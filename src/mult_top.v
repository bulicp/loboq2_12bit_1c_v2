==> flow/design.v <==
module LOBOq2_12bit_1C_v2(
    input [15:0] x,
    input [15:0] y,
    output [31:0] p
    );
    wire [16:0] pp_rad4_0;
    wire [16:0] pp_rad4_1;
    wire [1:0] sign_factor;
    rad4_gen12 gen_rad4_pp( 
        .x1(x[15:11]), .y(y),
        .pp_rad4_0(pp_rad4_0),
        .pp_rad4_1(pp_rad4_1),
        .sign_factor(sign_factor));
    wire [14:0] PP_oa;
    wire [26:0] PP_ob;
    rad4096_gen_v1 gen_rad4096_pp( 
      .x2(x[11:0]),.y(y),
      .PP_oa(PP_oa),
      .PP_ob(PP_ob));
    pp_tree_red_v2_12bit wallace_tree(
        .pp_rad4_0(pp_rad4_0),
        .pp_rad4_1(pp_rad4_1),
        .PP_oa(PP_oa),
        .PP_ob(PP_ob),
        .sign_factor(sign_factor),
        .p(p));
endmodule
module rad4_gen12( x1,y,pp_rad4_0,pp_rad4_1,sign_factor);
input [15:0] y;
input [4:0] x1;
output [16:0] pp_rad4_0;
output [16:0] pp_rad4_1;
output [1:0] sign_factor;
wire [1:0] one,two,sign;
code code0(one[0],two[0],sign[0],x1[2],x1[1], x1[0]);
code code1(one[1],two[1],sign[1],x1[4],x1[3], x1[2]);
wire [16:0] tmp1_pp; 
assign tmp1_pp = {y[15],y};  
wire [17:0] out1;
assign out1[0] = sign[0];
genvar i;
generate
	for ( i = 0; i < 17; i = i+1 )
		begin : pp_rad4_first 
		product pp_pr(tmp1_pp[i],out1[i],one[0],two[0],sign[0],pp_rad4_0[i],out1[i+1]);
		end
endgenerate
wire[17:0] out2;
assign out2[0] = sign[1];
genvar i2;
generate
	for ( i2 = 0; i2 < 17; i2 = i2+1 )
		begin : pp_second 
		product pp_pr(tmp1_pp[i2],out2[i2],one[1],two[1],sign[1],pp_rad4_1[i2],out2[i2+1]);
		end
endgenerate
genvar i_sign;
generate
	for ( i_sign = 0; i_sign < 2; i_sign = i_sign+1 )
		begin : sgn_fac
		sgn_gen sgn_genXX(one[i_sign],two[i_sign],sign[i_sign],sign_factor[i_sign]);
		end
endgenerate
endmodule
module code(one,two,sign,y2,y1,y0);
	input y2,y1,y0;
	output one,two,sign;
	wire [1:0]k;
	xor x1(one,y0,y1);
	xor x2(k[1],y2,y1);
	not n1(k[0],one);
	and a1(two,k[0],k[1]);
	assign sign=y2;
endmodule
module product(x1,x0,one,two,sign,p,i);
	input x1,x0,sign,one,two;
	output p,i;
	wire [1:0] k;
	xor xo1(i,x1,sign);
	and a1(k[1],i,one);
	and a0(k[0],x0,two);
	or o1(p,k[1],k[0]);
endmodule
module sgn_gen(one,two,sign,sign_factor);
	input sign,one,two;
	output sign_factor;
	wire k;
	or o1(k,one,two);
	and a1(sign_factor,sign,k);
endmodule
module rad4096_gen_v1(x2,y,PP_oa,PP_ob);
input [15:0] y;
input [11:0] x2;
output [14:0] PP_oa;
output [26:0] PP_ob;
wire [11:0] abs_x2;
wire [4:0] k_x2;
wire [2:0] k_x2_enc;
wire zero_x2;
sec_complement_w12 x0_abs_gen
		(
            .data_in(x2), 
            .sign(x2[11]),
            .data_out(abs_x2) 
        );
LOD12_quant lod_x2(abs_x2,zero_x2,k_x2);
PriorityEncoder_5 PEx(k_x2,k_x2_enc);
wire [15:0] y_abs;
wire [3:0] k_y;
wire [1:0] k_y_enc;
wire zero_y;
sec_complement_w16 y_abs_gen 
		(
            .data_in(y), 
            .sign(y[15]),
            .data_out(y_abs) 
        );	
LOD16_quant lod16_y(y_abs[15:12],zero_y,k_y);
PriorityEncoder_4 PEy(k_y,k_y_enc);
wire [11:0] x20;  
assign x20[11:8] =  abs_x2[11:8] & (~k_x2[4:1]);
assign x20[7:1] = abs_x2[7:1];
assign x20[0] = abs_x2[0] & (~k_x2[0]);
wire prod_sign;
wire [11:0] tmp_out0;
wire [15:0] tmp_out1;
assign prod_sign = x2[11] ^ y[15];
wire [11:0] x20_signed;
wire [15:0] y_signed;
sec_complement_w12 x20_sign_gen 
		(
            .data_in(x20), 
            .sign(prod_sign),
            .data_out(tmp_out0) 
        );
sec_complement_w16 y_sign_gen 
		(
            .data_in(y_abs), 
            .sign(prod_sign),
            .data_out(tmp_out1) 
        );
assign y_signed = (!zero_x2) ? tmp_out1 : 16'b0;			
assign x20_signed = (!zero_y) ? tmp_out0 : 12'b0;
Barrel27L_12_quant gen_P0b(
			  .shift_i(k_x2_enc),
             .data_i(y_signed),
             .data_o(PP_ob));
Barrel15L_16 gen_P0a(
            .data_i(x20_signed),
            .shift_i(k_y_enc),
            .data_o(PP_oa));
endmodule 
module LOD16_quant(
    input [3:0] data_i,
    output zero_o,
    output [3:0] data_o
    );
	 wire [3:0] z;
	 assign zdet = data_i[3] | data_i[2] | data_i[1] | data_i[0];
	 assign zero_o = ~ zdet;
	 LOD4 lod4_1 (
		.data_i(data_i), 
		.data_o(data_o)
	 );
endmodule
module LOD12_quant(
    input [11:0] data_i,
    output zero_o,
    output [4:0] data_o
    );
	 wire [3:0] tmp_in;
	 assign tmp_in[3:1] = data_i[10:8];
	 assign tmp_in[0] =  |data_i[7:0];
	 assign zero_o = ~(data_i[11] | tmp_in[3] | tmp_in[2] | tmp_in[1] | tmp_in[0]);
	 LOD4 lod4_1 (
		.data_i(tmp_in), 
		.data_o(data_o[3:0])
	 );
	 assign data_o[4] = data_i[11];
endmodule
module LOD3(
    input [2:0] data_i,
    output [2:0] data_o
    );
	 wire mux0;
	 wire mux1;
	 assign mux1 = (data_i[2]==1) ? 1'b0 : 1'b1;
	 assign mux0 = (data_i[1]==1) ? 1'b0 : mux1;
	 assign data_o[2] = data_i[2];
	 assign data_o[1] =(mux1 & data_i[1]);
	 assign data_o[0] =(mux0 & data_i[0]);
endmodule
module LOD4(
    input [3:0] data_i,
    output [3:0] data_o
    );
	 wire mux0;
	 wire mux1;
	 wire mux2;
	 assign mux2 = (data_i[3]==1) ? 1'b0 : 1'b1;
	 assign mux1 = (data_i[2]==1) ? 1'b0 : mux2;
	 assign mux0 = (data_i[1]==1) ? 1'b0 : mux1;
	 assign data_o[3] = data_i[3];
	 assign data_o[2] =(mux2 & data_i[2]);
	 assign data_o[1] =(mux1 & data_i[1]);
	 assign data_o[0] =(mux0 & data_i[0]);
endmodule
module LOD2(
    input [1:0] data_i,
    output [1:0] data_o
    );
	 assign data_o[1] = data_i[1];
	 assign data_o[0] =(~data_i[1] & data_i[0]);
endmodule
module Muxes2in1Array4(
    input [3:0] data_i,
    input select_i,
    output [3:0] data_o
    );
	assign data_o[3] = select_i ? data_i[3] : 1'b0;
	assign data_o[2] = select_i ? data_i[2] : 1'b0;
	assign data_o[1] = select_i ? data_i[1] : 1'b0;
	assign data_o[0] = select_i ? data_i[0] : 1'b0;
endmodule
module PriorityEncoder_4(
    input [3:0] data_i,
    output reg [1:0] code_o
    );
	always @*
		case (data_i)
	     4'b0001 : code_o = 3'b00;
         4'b0010 : code_o = 3'b01;
         4'b0100 : code_o = 3'b10;
		 default  : code_o = 3'b11;
		endcase		
endmodule
module PriorityEncoder_5(
    input [4:0] data_i,
    output reg [2:0] code_o
    );
	  always @*
		case (data_i)
	       5'b00001 : code_o = 3'b000;
         5'b00010 : code_o = 3'b001;
         5'b00100 : code_o = 3'b010;
         5'b01000 : code_o = 3'b011;
		 default  : code_o = 3'b100;
		endcase		
	endmodule
module Barrel27L_12_quant(
    input [15:0] data_i,
    input [2:0] shift_i,
    output reg [26:0] data_o
    );
	wire [26:0] tmp;
   assign tmp = {{11{data_i[15]}},data_i};
  always @*
     case (shift_i)
        3'b000: data_o = tmp;
        3'b001: data_o = tmp << 8;
        3'b010: data_o = tmp << 9;
	    	3'b011: data_o = tmp << 10;		
        default: data_o = tmp << 11;
     endcase
endmodule
module Barrel15L_16(
    input [11:0] data_i,
    input [1:0] shift_i,
    output reg [14:0] data_o
    );
   wire [14:0] tmp;
   assign tmp = {{3{data_i[11]}},data_i};
   always @*
      case (shift_i)
         2'b00: data_o = tmp;
         2'b01: data_o = tmp << 1;
         2'b10: data_o = tmp << 2;
         default: data_o = tmp << 3;
      endcase
endmodule
module pp_tree_red_v2_12bit(pp_rad4_0,pp_rad4_1,PP_oa,PP_ob,sign_factor,p);
input [16:0] pp_rad4_0;
input [16:0] pp_rad4_1;
input [14:0] PP_oa;
input [26:0] PP_ob;
input [1:0] sign_factor;
output [31:0] p;
wire [3:0] E_MSB;
not n1(E_MSB[0],PP_ob[26]);
not n2(E_MSB[1],PP_oa[14]);
not n3(E_MSB[2],pp_rad4_0[16]);
not n4(E_MSB[3],pp_rad4_1[16]);
wire [15:0] sum00_FA;
wire [15:0] carry00_FA;
wire [15:0] tmp001_FA;
wire [15:0] tmp002_FA;
wire [15:0] tmp003_FA;
assign tmp001_FA = {E_MSB[0],PP_ob[26:12]};
assign tmp002_FA = {E_MSB[1],PP_oa[14:0]};
assign tmp003_FA = {pp_rad4_0[15:0]};
genvar i001;
generate
	for (i001 = 0; i001 < 16; i001 = i001 + 1)
		begin : pp_fad00
		FAd pp_fad(tmp001_FA[i001],tmp002_FA[i001], tmp003_FA[i001], carry00_FA[i001],sum00_FA[i001]);
		end
endgenerate
wire sum00_HA;
wire carry00_HA;
assign sum00_HA = E_MSB[2];
assign carry00_HA = pp_rad4_0[16];
wire [15:0] sum10_FA;
wire [15:0] carry10_FA;
wire[15:0] tmp100;
wire[15:0] tmp101;
wire[15:0] tmp102;
assign tmp100 = {E_MSB[2],sum00_HA,sum00_FA[15:2]};
assign tmp101 = {carry00_HA,carry00_FA[15:1]};
assign tmp102 = pp_rad4_1[15:0];
genvar i11;
generate
	for(i11 = 0; i11 < 16; i11 = i11 +1 )
		begin : pp_fad10
		FAd pp_fad(tmp100[i11],tmp101[i11],tmp102[i11],carry10_FA[i11],sum10_FA[i11]);
		end
endgenerate
wire sum10_HA;
wire carry10_HA;
assign sum10_HA = E_MSB[3];
assign carry10_HA = pp_rad4_1[16];
wire [31:0] tmp_ADD1;
wire [31:0] tmp_ADD2;
assign tmp_ADD1 = {E_MSB[3],sum10_HA, sum10_FA,sum00_FA[1:0],12'b0};
assign tmp_ADD2 = {carry10_HA, carry10_FA,sign_factor[1],carry00_FA[0],sign_factor[0],PP_ob[11:0]};
assign p = tmp_ADD1 + tmp_ADD2;
endmodule 
module HAd(a,b,c,s);
	input a,b;
	output c,s;
	xor x1(s,a,b);
	and a1(c,a,b);
endmodule
module FAd(a,b,c,cy,sm);
	input a,b,c;
	output cy,sm;
	wire x,y,z;
	xor x1(x,a,b);
	xor x2(sm,x,c);
	and a1(y,a,b);
	and a2(z,x,c);
	or o1(cy,y,z);
endmodule
module FA(a,b,c,cy,sm);
	input a,b,c;
	output cy,sm;
	wire x,y,z;
	xor x1(x,a,b);
	xor x2(sm,x,c);
	and a1(y,a,b);
	and a2(z,x,c);
	or o1(cy,y,z);
endmodule
module sec_complement_w12
  (
   input [11:0] data_in,
   input sign,
   output [11:0] data_out
   );
  genvar  ii;
  generate
    for (ii=0; ii<12; ii=ii+1) 
      begin: pc
           assign data_out[ii] = data_in[ii] ^ (sign);
      end
  endgenerate
endmodule  
module sec_complement_w16
  (
   input [15:0] data_in,
   input sign,
   output [15:0] data_out
   );
  genvar  ii;
  generate
    for (ii=0; ii<16; ii=ii+1) 
      begin: pc
	   assign data_out[ii] = data_in[ii] ^ (sign);
      end
  endgenerate
endmodule  
`timescale 1ns / 10ps
module mult_top(
    input clk,
    input  [15:0] x,
    input  [15:0] y,
    output reg [31:0] p_out
    );
    wire [31:0] P_vec;
    reg [15:0] X_vec;
    reg [15:0] Y_vec;
    LOBOq2_12bit_1C_v2 mult(X_vec,Y_vec,P_vec); 
    always @(posedge clk) 
    begin
        p_out = P_vec;
        X_vec = x;
        Y_vec = y;
    end
endmodule 
==> Tool chain data of mult_top <==
Tool output for the design above, in the order of the flow.
Line numbers count from 1 in the design file above.
Cell names lack the library's common part.
{ "design": {"top": "mult_top", "clk_port": "clk", "lib": "sky130hd", "pvt_corner": "tt_025C_1v80"} }

==> Word level <==
Counts by Yosys on the flattened word-level netlist (proc, flatten, opt, wreduce; memories kept). Register bits leave out memories and registers merged into their read ports (data or address); mux counts leave out enables and synchronous resets folded into registers. Print and check cells are left out. Cells with the same type and inputs are merged into one.
{ "bits": {"reg_bits": 64, "in_bits": 33, "out_inout_bits": 32} }
{ "op_classes": {"add_sub_neg": 1, "equal": 12, "n_mux": 11, "logic": 374, "reduce_logical": 3} }
{ "ops": {"columns": ["op", "n"], "rows": [
  ["XOR 1 bit", 154],
  ["AND 1 bit", 139],
  ["case mux 26 bit (select 4 bit)", 1],
  ["OR 1 bit", 72],
  ["case mux 14 bit (select 3 bit)", 1],
  ["adder 32 bit", 1],
  ["2-to-1 mux 16 bit", 1],
  ["case mux 3 bit (select 4 bit)", 1],
  ["2-to-1 mux 12 bit", 1],
  ["equality test 3 x 2 -> 1 bit with constant B", 3],
  ["OR reduction 8 bit", 1],
  ["NOT 1 bit", 7],
  ["equality test 3 x 1 -> 1 bit with constant B", 2],
  ["case mux 2 bit (select 3 bit)", 1],
  ["2-to-1 mux 1 bit", 5],
  ["AND 3 x 4 -> 4 bit", 1],
  ["NOT 3 -> 4 bit", 1],
  ["equality test 4 x 1 -> 1 bit with constant B", 1],
  ["equality test 4 x 2 -> 1 bit with constant B", 1],
  ["equality test 4 x 3 -> 1 bit with constant B", 1],
  ["equality test 4 bit with constant B", 1],
  ["equality test 3 bit with constant B", 1],
  ["logical NOT 3 bit", 1],
  ["equality test 2 x 1 -> 1 bit with constant B", 1],
  ["equality test 2 bit with constant B", 1],
  ["logical NOT 2 bit", 1]
]} }

==> Logic depth <==
Longest topological path by Yosys (ltp), each cell counted once; first at word level (registers and memories cut), then after technology mapping (sequential cells cut; the memories' decode and read muxes count).
{ "depth": {"depth_word": 17, "ABC_AREA": 0, "ltp_mapped": 19} }

==> Netlist <==
Yosys stat after the flow's synthesis: flattened, memories mapped to cells. It holds for the ABC_AREA given above (unset counts as 0); a run with the other value may have another netlist.
{ "by_type": {"columns": ["type", "n", "area_total_um2"], "rows": [
  ["dfxtp_1", 64, 1.28E+03],
  ["fa_1", 32, 640.614],
  ["xnor2_1", 45, 394.128],
  ["nor2_1", 76, 285.274],
  ["ha_1", 20, 250.24],
  ["a211oi_1", 31, 232.723],
  ["inv_1", 52, 195.187],
  ["nand2_1", 52, 195.187],
  ["a21oi_1", 37, 185.178],
  ["o21ai_0", 34, 170.163],
  ["xor2_1", 19, 166.41],
  ["clkbuf_1", 39, 146.39],
  ["o221ai_1", 15, 131.376],
  ["mux2i_1", 10, 100.096],
  ["nand2b_1", 15, 93.84],
  ["a2111oi_4", 3, 82.579],
  ["clkbuf_8", 6, 82.579],
  ["o22ai_1", 11, 68.816]
]} }
Not listed: further types 60, cells in them 180.
{ "synth_totals": {"cells": 741, "synth_area_um2": 6077.1, "seqArea_um2": 1281.2, "flip_flops": 64, "buffers": 70} }
By module: a second synthesis without flattening, with its own total; a netlist apart from the flattened one above.
{ "unflattened": {"cells_unflattened": 602, "area_unflattened_um2": 5913.2} }
Each row is one instance without its submodules.
{ "modules": {"columns": ["mod", "instances", "n_cells", "area_um2", "mod_seq_area_um2"], "rows": [
  ["mult_top", 1, 64, 1281.2, 1281.2],
  ["pp_tree_red_v2_12bit", 1, 173, 1244.9, 0.0],
  ["Barrel27L_12_quant", 1, 96, 703.2, 0.0],
  ["FAd", 32, 1, 20.0, 0.0],
  ["(name not given)", 34, 2, 17.5, 0.0],
  ["sec_complement_w16", 2, 18, 171.4, 0.0],
  ["Barrel15L_16", 1, 32, 314.1, 0.0],
  ["rad4096_gen_v1", 1, 36, 264.0, 0.0],
  ["sec_complement_w12", 2, 13, 116.4, 0.0],
  ["LOD4", 2, 4, 36.3, 0.0],
  ["code", 2, 5, 32.5, 0.0],
  ["PriorityEncoder_5", 1, 8, 62.6, 0.0],
  ["LOD12_quant", 1, 6, 36.3, 0.0],
  ["PriorityEncoder_4", 1, 4, 30.0, 0.0]
]} }
Further modules, not shown: 4.

==> Path before layout <==
Source: OpenSTA report_checks on the synthesized netlist (no wires, ideal clock, input and output delay 20% of the period each), path of least setup slack; recovery checks are left aside. Register names are those of the netlist, which keeps one name where synthesis merged equal registers.
{ "synth_timing": {"kind": "register -> register", "start": "register X_vec[4]", "end": "register p_out[26]", "clock_period_ns": 5.72, "setup_ns": 0.127, "launch_ns": 0.000, "t_arrival_ns": 4.411, "required_ns": 5.593, "slack_ns": 1.182, "path_delay_ns": 4.538, "driving_pins": 18, "n_path_buf": 1, "period_less_setup_slack_ns": 4.538} }
"path_delay_ns" = arrival - input delay + setup time.
"driving_pins": output pins that drive a net of the path, with the launching flip-flop's if there is one; two outputs of one cell count as two.
"period_less_setup_slack_ns" = period - worst setup slack (recovery checks aside). The figure is calculated, with input and output delays left at 20% of the set period.
Between the ends stands the longest chain of elaborated cells between them, by number of cells; it is not shown to be the way that was timed. Of several equally long chains one is given.
Each line given opens the expression or statement behind the cell; cells for indexed reads and writes are added by Yosys, which also makes memories of some case tables.
{ "synth_between": {"path_cell_list": "dfxtp_1 -> buf_6 -> or4_4 -> mux2i_4 -> a21bo_4 -> mux2_4 -> o311a_1 -> fa_1 -> inv_1 -> fa_1 -> inv_1 -> ha_1 -> nand2b_1 -> a21oi_1 -> nor2_1 -> o21ba_2 -> o2111a_1 -> or3_1", "elab_chain_len": 15} }
{ "synth_lines": {"columns": ["item", "line", "rtl"], "rows": [
  ["start, declared", 399, "reg [15:0] X_vec;"],
  ["start, assigned", 405, "X_vec = x;"],
  ["XOR 1 bit", 373, "assign data_out[ii] = data_in[ii] ^ (sign);"],
  ["OR reduction 8 bit", 173, "assign tmp_in[0] = |data_i[7:0];"],
  ["AND 1 bit", 206, "assign data_o[0] =(mux0 & data_i[0]);"],
  ["NOT 1 bit", 123, "assign x20[0] = abs_x2[0] & (~k_x2[0]);"],
  ["AND 1 bit", 123, null],
  ["XOR 1 bit", 373, null],
  ["2-to-1 mux 12 bit", 143, "assign x20_signed = (!zero_y) ? tmp_out0 : 12'b0;"],
  ["case mux 14 bit (select 3 bit)", 274, "case (shift_i)"],
  ["XOR 1 bit", 347, "xor x1(x,a,b);"],
  ["AND 1 bit", 350, "and a2(z,x,c);"],
  ["OR 1 bit", 351, "or o1(cy,y,z);"],
  ["XOR 1 bit", 347, null],
  ["AND 1 bit", 350, null],
  ["OR 1 bit", 351, null],
  ["adder 32 bit", 335, "assign p = tmp_ADD1 + tmp_ADD2;"],
  ["end, assigned", 404, "p_out = P_vec;"],
  ["end, declared", 396, "output reg [31:0] p_out"]
]} }

==> Worst path after layout <==
Path of least setup slack in the final report of run A (OpenROAD, finished layout, wires in). Where an end is a register, its clock arrival counts in the times.
{ "layout_timing": {"kind": "register -> register", "start": "register X_vec[11]", "end": "register p_out[27]", "clock_period_ns": 3.52, "setup_ns": 0.10, "launch_ns": 0.34, "t_arrival_ns": 4.75, "required_ns": 3.76, "slack_ns": -0.99, "driving_pins": 17, "n_path_buf": 1} }
Between the ends stands the longest chain of elaborated cells between them, by number of cells; it is not shown to be the way that was timed. Of several equally long chains one is given.
{ "layout_between": {"path_cell_list": "dfxtp_2 -> or4_4 -> mux2i_4 -> a21bo_4 -> mux2_4 -> o311a_4 -> fa_1 -> inv_2 -> fa_1 -> inv_2 -> ha_4 -> a211oi_2 -> nor2_2 -> o311a_1 -> a211o_1 -> buf_6 -> xor2_1", "elab_chain_len": 17} }
{ "layout_lines": {"columns": ["item", "line", "rtl"], "rows": [
  ["start, declared", 399, "reg [15:0] X_vec;"],
  ["start, assigned", 405, "X_vec = x;"],
  ["XOR 1 bit", 373, "assign data_out[ii] = data_in[ii] ^ (sign);"],
  ["2-to-1 mux 1 bit", 200, "assign mux2 = (data_i[3]==1) ? 1'b0 : 1'b1;"],
  ["2-to-1 mux 1 bit", 201, "assign mux1 = (data_i[2]==1) ? 1'b0 : mux2;"],
  ["2-to-1 mux 1 bit", 202, "assign mux0 = (data_i[1]==1) ? 1'b0 : mux1;"],
  ["AND 1 bit", 206, "assign data_o[0] =(mux0 & data_i[0]);"],
  ["NOT 1 bit", 123, "assign x20[0] = abs_x2[0] & (~k_x2[0]);"],
  ["AND 1 bit", 123, null],
  ["[... 3 more ...]", null, null],
  ["XOR 1 bit", 347, "xor x1(x,a,b);"],
  ["AND 1 bit", 350, "and a2(z,x,c);"],
  ["OR 1 bit", 351, "or o1(cy,y,z);"],
  ["XOR 1 bit", 347, null],
  ["AND 1 bit", 350, null],
  ["OR 1 bit", 351, null],
  ["adder 32 bit", 335, "assign p = tmp_ADD1 + tmp_ADD2;"],
  ["end, assigned", 404, "p_out = P_vec;"],
  ["end, declared", 396, "output reg [31:0] p_out"]
]} }

FLOW RESULTS
============

2 stored runs of mult_top in the flow (synthesis by Yosys, layout by OpenROAD, sky130hd cells), in arbitrary order. Constraints: input delay and output delay 20% of the set period each, output load 0.01 pF.
By "clock period reached" is meant the clock period of the run minus its worst setup slack. This is arithmetic on one report: input and output delays are still those of the set period (20% each).
"time of the worst setup path" is the time allowed to the run's worst setup path (the clock period less input and output delay, where it has them) less its slack. Clock arrival times count: a late capture clock shortens it, a late launch clock lengthens it.
By "total power of the final layout" is meant OpenSTA's value without simulated activity: inputs other than the clock are taken to toggle once in ten clock periods, and the tool carries that through the logic.

==> run A: settings <==
{ "period_ns": 3.52, "CORE_UTILIZATION": 22, "PLACE_DENSITY": 0.59, "TNS_END_PERCENT": 50, "MIN_ROUTING_LAYER": "met1", "MAX_ROUTING_LAYER": "met5", "CAP_MARGIN": 20, "CORE_MARGIN": 2, "SLEW_MARGIN": 20 }
==> run A: results <==
setup slack of the worst path: -0.986 ns
total power of the final layout: 5484 uW
time of the worst setup path: 4.51 ns
kind of the worst setup path: register -> register
summed negative setup slack: -13.036 ns
clock period reached: 4.506 ns
standard-cell area after routing: 9033.7 um^2
post-route utilization: 33.4%
smallest hold slack: 0.610 ns
die area: 28968.0 um^2
chip area in the Yosys report: 6077.1 um^2

==> run B: settings <==
{ "period_ns": 4.92, "CORE_UTILIZATION": 49, "CAP_MARGIN": 20, "CORE_MARGIN": 2, "SLEW_MARGIN": 20 }
==> run B: results <==
setup slack of the worst path: 0.168 ns
total power of the final layout: 3191 uW
time of the worst setup path: 4.75 ns
kind of the worst setup path: register -> register
summed negative setup slack: 0.000 ns
clock period reached: 4.752 ns
standard-cell area after routing: 7320.8 um^2
post-route utilization: 60.7%
smallest hold slack: 0.709 ns
die area: 13309.1 um^2
chip area in the Yosys report: 6077.1 um^2
